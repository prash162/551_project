==> flow/design.v <==
module Dff16(clock,D,reset,enable,Q);
input clock;
input [15:0] D;
input reset,enable;
output [15:0] Q;
reg [15:0] Qtemp;
assign Q= Qtemp;
always@(posedge clock) begin
if(reset == 1'b1)
   Qtemp<=0;
else
		if(enable == 1'b1)
			Qtemp<=D;
		else
			Qtemp<=Qtemp;
end
endmodule
# ---- Tool chain data of Dff16
# What the tools print for Dff16, step after step.
# Lines are those of the file above, counted from 1.
# Operators carry their Yosys type and port widths (W data, S select, Z words).
# Cell names lack the library's common part.
# The mark - stands for no value.
dict set report design {
  design {Dff16}
  clk_port {clock}
  cell_library {sky130hd}
  lib_corner {tt_025C_1v80}
}

# ---- Elaborated design
# Yosys after proc, flatten, opt, wreduce and memory -nomap, before mapping. Enables and synchronous resets that opt folds into registers are not counted as muxes. Memory bits, and registers merged into a memory's read port (data or address), are not among the register bits. Print and check cells are not counted. Equal cells are merged and count once.
dict set report bits {
  inputBits 19
  ff_bits 16
  wordCells 1
  out_inout_bits 16
}

# ---- Logic depth
# Depth = most cells in a row (Yosys ltp): at word level without a register or memory, in the mapped netlist without a sequential cell, where the memories' decode and read muxes count.
dict set report logic_depth {
  ltp_word 0
  abc_area 0
  ltp_mapped 4
  depth_no_buf 2
}

# ---- Netlist
# Source: synth_stat.txt of the flow (Yosys; design flattened, memories mapped). It holds for the ABC_AREA given above (unset counts as 0); a run with the other value may have another netlist.
# Totals and module areas in this step are rounded.
dict set report mapped {
  n_buf 4
  yosys_area_mm2 0.000581
  stdcells 52
  seq_area_mm2 0.00032
  flip_flops 16
}
# cell n area_total_um2
set by_type {}
lappend by_type {dfxtp_1 16 320.307}
lappend by_type {mux2i_1 16 160.154}
lappend by_type {nor2_1 16 60.058}
lappend by_type {buf_12 1 20.019}
lappend by_type {buf_6 1 11.261}
lappend by_type {buf_2 1 5.005}
lappend by_type {buf_1 1 3.754}

# ---- Path before layout
# Path of least setup slack by OpenSTA after synthesis, without wires, with an ideal clock, recovery checks aside; 20% of the period is set as input and as output delay. Where synthesis merged equal registers, the netlist keeps one of their names.
dict set report synth_timing {
  path_type {input port to flip-flop}
  start {input enable}
  end {register Qtemp[10]}
  path_delay_ns 0.582
  clock_period_ns 0.789
  required_ns 0.672
  setup_time_ns 0.117
  input_delay_ns 0.158
  slack_ns 0.049
  path_buffers 2
  launch_ns 0.158
  path_stages 4
  arrival_time_ns 0.623
  synth_period_reached_ns 0.74
}
# "path_delay_ns" is the arrival time less input delay plus setup time.
# "path_stages": output pins that drive a net of the path, with the launching flip-flop's if there is one; two outputs of one cell count as two.
# "synth_period_reached_ns" = period - worst setup slack (recovery checks aside). The figure is calculated, with input and output delays left at 20% of the set period.
# At most two assigning lines are given for a register; there are more.
dict set report synth_via {
  path_cell_list {buf_6 > buf_12 > mux2i_1 > nor2_1}
}
# element line_no
set synth_lines {}
lappend synth_lines {{start: declaration} 4} ;# input reset,enable;
lappend synth_lines {{end: assignment} 10} ;# Qtemp<=0;
lappend synth_lines {{end: assignment} 15} ;# Qtemp<=Qtemp;
lappend synth_lines {{end: declaration} 6} ;# reg [15:0] Qtemp;
# No chain of elaborated cells between the ends is given.

# ---- Timing after layout
# From the final timing report of stored run 1: the path of least setup slack in the routed layout; clock arrival at registers is part of the times.
dict set report layout_timing {
  path_type {flip-flop to output port}
  start {register Qtemp[14]}
  end {output Q[14]}
  out_delay_ns 0.22
  slack_ns 0.04
  path_buffers 1
  path_stages 2
  arrival_time_ns 0.83
  required_ns 0.87
  clock_period_ns 1.09
  launch_ns 0.27
}
# At most two assigning lines are given for a register; there are more.
dict set report layout_via {
  path_cell_list {dfxtp_2 > clkdlybuf4s15_2}
  elab_chain_len 0
  cells_between 0
  cone_lines 0
}
# element line_no
set layout_lines {}
lappend layout_lines {{start: declaration} 6} ;# reg [15:0] Qtemp;
lappend layout_lines {{start: assignment} 10} ;# Qtemp<=0;
lappend layout_lines {{start: assignment} 15} ;# Qtemp<=Qtemp;
lappend layout_lines {{end: declaration} 5} ;# output [15:0] Q;

# Settings and measured results of 2 stored flow runs for module Dff16 (sky130hd), not sorted in any way. The constraints put input and output delay at 20% of the set period each and load the outputs with 0.01 pF.
# "total_power_uw" is the tool's figure for a default switching activity; nothing was simulated.
# Results are given in rounded form.
run="stored run 1" settings period_ns=1.09 CAP_MARGIN=20 CORE_MARGIN=2 CORE_UTILIZATION=40 SLEW_MARGIN=20
run="stored run 1" results utilization_pct=68.6 final_hold_ws_ns=0.499 fin_ws_ns=0.042 total_power_uw=1220 synthesis_area_mm2=0.000581 total_negative_slack_ns=0.000 die_area_mm2=0.00177
run="stored run 2" settings period_ns=1.03 CORE_UTILIZATION=22 SETUP_SLACK_MARGIN=-0.02 ABC_AREA=1 GPL_TIMING_DRIVEN=0 CTS_CLUSTER_SIZE=50 SLEW_MARGIN=15 MAX_ROUTING_LAYER="met4" CAP_MARGIN=20 CORE_MARGIN=2
run="stored run 2" results utilization_pct=34.3 final_hold_ws_ns=0.470 fin_ws_ns=0.051 total_power_uw=1270 synthesis_area_mm2=0.000671 total_negative_slack_ns=0.000 die_area_mm2=0.00351
